==> flow/design.v <==
module piso_shift_reg(
  input  logic       clk,
  input  logic       rst_n,
  input  logic       load,
  input  logic [7:0] data_i,
  output logic       serial_o
);
  typedef enum logic [1:0] {IDLE, SHIFTING, START_SHIFTING} state_t;
  state_t state;
  logic [7:0] shift_reg;
  logic [3:0] count;
  always_ff @(posedge clk or negedge rst_n) begin
    if (!rst_n) begin
      state     <= IDLE;
      shift_reg <= 8'b0;
      count     <= 0;
    end else begin
      case (state)
        IDLE: begin
          if (load) begin
            shift_reg <= data_i;
            count     <= 8;
            state     <= START_SHIFTING;
          end
        end
        START_SHIFTING: begin 
            state <= SHIFTING;
        end
        SHIFTING: begin
          if (count != 1) begin
            shift_reg <= shift_reg >> 1;
            count     <= count - 1;
          end else if(load) begin 
            shift_reg <= data_i;
            count     <= 8;
            state <= START_SHIFTING;          
          end
          else  state <= IDLE;
        end
      endcase
    end
  end
  assign serial_o = (state == SHIFTING) ? shift_reg[0] : 1'b1;
endmodule
* Tool chain data of piso_shift_reg *
What the tools print for piso_shift_reg, step after step.
Line numbers count from 1 in the design file above.
Operators carry their Yosys type and port widths (W data, S select, Z words).
Cell names lack the library's common part.
A cell with -- has no value.

inputs
  design top = piso_shift_reg
  clock = clk
  cell library = sky130hd
  corner = tt_025C_1v80

* Word-level counts *
Yosys after proc, flatten, opt, wreduce and memory -nomap, before mapping. Memory bits, and registers merged into a memory's read port (data or address), are not among the register bits. Print and check cells are not counted. Equal cells are merged and count once.

word-level totals
  register bits after elaboration = 14
  output and inout bits = 1
  cells after elaboration = 24

cells by class
  add/sub/neg operators = 1
  equal/unequal tests = 5
  mux-type cells = 11
  reductions and logical operators = 4

operator list
  cell                   count
  $pmux W8 S2            1
  $mux W8                2
  $pmux W4 S2            1
  $mux W4                2
  $pmux W2 S3            1
  $mux W2                3
  $ne A2 B2 Y1 const B   2
  $sub A4 B1 Y4 const B  1
  $ne A4 B1 Y1 const B   1
  $reduce_and A3 Y1      1
  $reduce_bool A3 Y1     1
  $eq A2 B1 Y1 const B   1
  $eq A2 B2 Y1 const B   1
  $logic_not A2 Y1       1
  $reduce_bool A2 Y1     1
  $mux W1                1

* Longest topological paths *
Depth = most cells in a row (Yosys ltp): at word level without a register or memory, in the mapped netlist without a sequential cell, where the memories' decode and read muxes count.

logic depth
  depth in word-level cells = 3
  ABC_AREA = 0
  mapped depth = 7
  gate-level depth less buffers = 6

* Synthesis result *
Source: synth_stat.txt of the flow (Yosys; design flattened, memories mapped). It holds for the ABC_AREA given above (unset counts as 0); a run with the other value may have another netlist.
Totals and module areas in this step are rounded.

cells by type
  cell type  count  area in all (um2)
  dfrtp_1    14     350.336
  mux2i_1    10     100.096
  nand2_1    11     41.29
  o21ai_1    7      35.034
  dfstp_2    1      26.275
  ha_1       2      25.024
  nor2_8     1      20.019
  nor3b_4    1      18.768
  o21ai_4    1      16.266
  buf_8      1      15.014
  nor2_1     4      15.014
  buf_6      1      11.261
  a21oi_1    2      10.01
  o21ai_0    2      10.01
  o21ba_2    1      10.01
  o21ai_2    1      8.758
  inv_1      2      7.507
  o211ai_1   1      7.507

Other cell types: 5; their cells: 5.

synthesis totals
  mapped cells = 68
  synthesis area = 757.0 um2
  flip-flop cells = 15
  buffers = 2

* Timing after synthesis *
Path of least setup slack by OpenSTA after synthesis, without wires, with an ideal clock, recovery checks aside; 20% of the period is set as input and as output delay. Where synthesis merged equal registers, the netlist keeps one of their names.

timing path post-synthesis
  path kind = register to register
  start point = reg count[1]
  end point = reg state
  clock period = 2230 ps
  setup time = 127 ps
  launch time at the first pin = 0 ps
  arrival = 1292 ps
  data required time = 2103 ps
  slack = 811 ps
  path delay = 1419 ps
  driving pins on the path = 6
  buffers on the path = 0
  synthesis period reached = 1419 ps

"path delay" = arrival - input delay + setup time.
"driving pins on the path" counts driving pins, that of a launching flip-flop among them; a cell with two outputs on the path counts twice.
"synthesis period reached" = period - worst setup slack (recovery checks aside). The figure is calculated, with input and output delays left at 20% of the set period.
An end named without its bit number is one bit of that signal or, where synthesis recoded a state register, one of its new flip-flops.
The rows between start and end are the longest chain of elaborated cells between them; the timing report does not say that the signal goes this way. Where chains are equally long, one stands for them.
A line is the first line of the expression or statement that the cell stems from. Yosys adds cells for indexed reads and writes and turns some case tables into memories.
At most two assigning lines are given for a register; there are more.

between the ends, post-synthesis
  cell sequence = dfrtp_1 -> inv_1 -> ha_1 -> nor3b_4 -> nor2_8 -> or2_2
  cells in the longest elaborated chain = 3
  elaborated cells between the ends (all ways) = 5
  classes of those cells = eq/ne: 2; mux: 2; reduce/logical: 1

ends and longest elaborated chain, post-synthesis
  what           line  source
  from (decl)    11    logic [3:0] count;
  from (assign)  16    count     <= 0;
  from (assign)  32    count     <= count - 1;
  $ne A4 B1 Y1   30    if (count != 1) begin
  $mux W2        30
  $pmux W2 S3    18    case (state)
  to (assign)    14    state     <= IDLE;
  to (assign)    23    state     <= START_SHIFTING;
  to (decl)      9     state_t state;

* Timing after layout *
From the final timing report of run A: the path of least setup slack in the routed layout; clock arrival at registers is part of the times.
The report prints the path's times to 10 ps; the period is as set.

timing path post-layout
  path kind = register to output
  start point = reg shift_reg[0]
  end point = out serial_o
  clock period = 1500 ps
  external output delay = 300 ps
  launch time at the first pin = 280 ps
  arrival = 1120 ps
  data required time = 1200 ps
  slack = 80 ps
  driving pins on the path = 3
  buffers on the path = 1

The rows between start and end are the longest chain of elaborated cells between them; the timing report does not say that the signal goes this way. Where chains are equally long, one stands for them.
At most two assigning lines are given for a register; there are more.

between the ends, post-layout
  cell sequence = dfrtp_1 -> or2b_1 -> clkdlybuf4s15_1
  cells in the longest elaborated chain = 1
  elaborated cells between the ends (all ways) = 1
  classes of those cells = mux: 1

ends and longest elaborated chain, post-layout
  what           line  source
  from (decl)    10    logic [7:0] shift_reg;
  from (assign)  21    shift_reg <= data_i;
  from (assign)  31    shift_reg <= shift_reg >> 1;
  $mux W1        43    assign serial_o = (state == SHIFTING) ? shift_reg[0] : 1'b1;
  to (decl)      6     output logic       serial_o

Measured results for piso_shift_reg: 2 stored runs of the Yosys and OpenROAD flow on sky130hd. The settings differ; the order carries no meaning. The constraints put input and output delay at 20% of the set period each and load the outputs with 0.01 pF.
By "achieved clock period" is meant the clock period of the run minus its worst setup slack. This is arithmetic on one report: input and output delays are still those of the set period (20% each).
By "time on the worst setup path" is meant the share of the clock period that the worst setup path is allowed (20% is reserved at inputs, 20% at outputs), minus its slack. Clock arrival times at its registers enter into it.
"total power after layout" rests on the timing tool's default activity at the inputs, not on a simulated workload.
"time on the worst setup path" is known to 10 ps.
Results are given in rounded form.
Settings: n/a = not set for that run.

item                                    run A               run B
period_ns                               1.5                 2.17
CORE_UTILIZATION                        35                  40
SETUP_SLACK_MARGIN                      -0.01               n/a
CORE_ASPECT_RATIO                       0.72                n/a
GPL_TIMING_DRIVEN                       1                   n/a
GPL_ROUTABILITY_DRIVEN                  1                   n/a
CAP_MARGIN                              20                  20
CORE_MARGIN                             2                   2
SLEW_MARGIN                             20                  20
cell area after synthesis (um2)         757.0               757.0
die size (um2)                          2556                2256
utilization of the finished layout (%)  46.7                51.5
setup slack of the worst path (ps)      81                  207
total power after layout (W)            0.001618            0.001037
achieved clock period (ps)              1419                1963
time on the worst setup path (ps)       1120                1530
worst setup path kind                   register to output  register to output
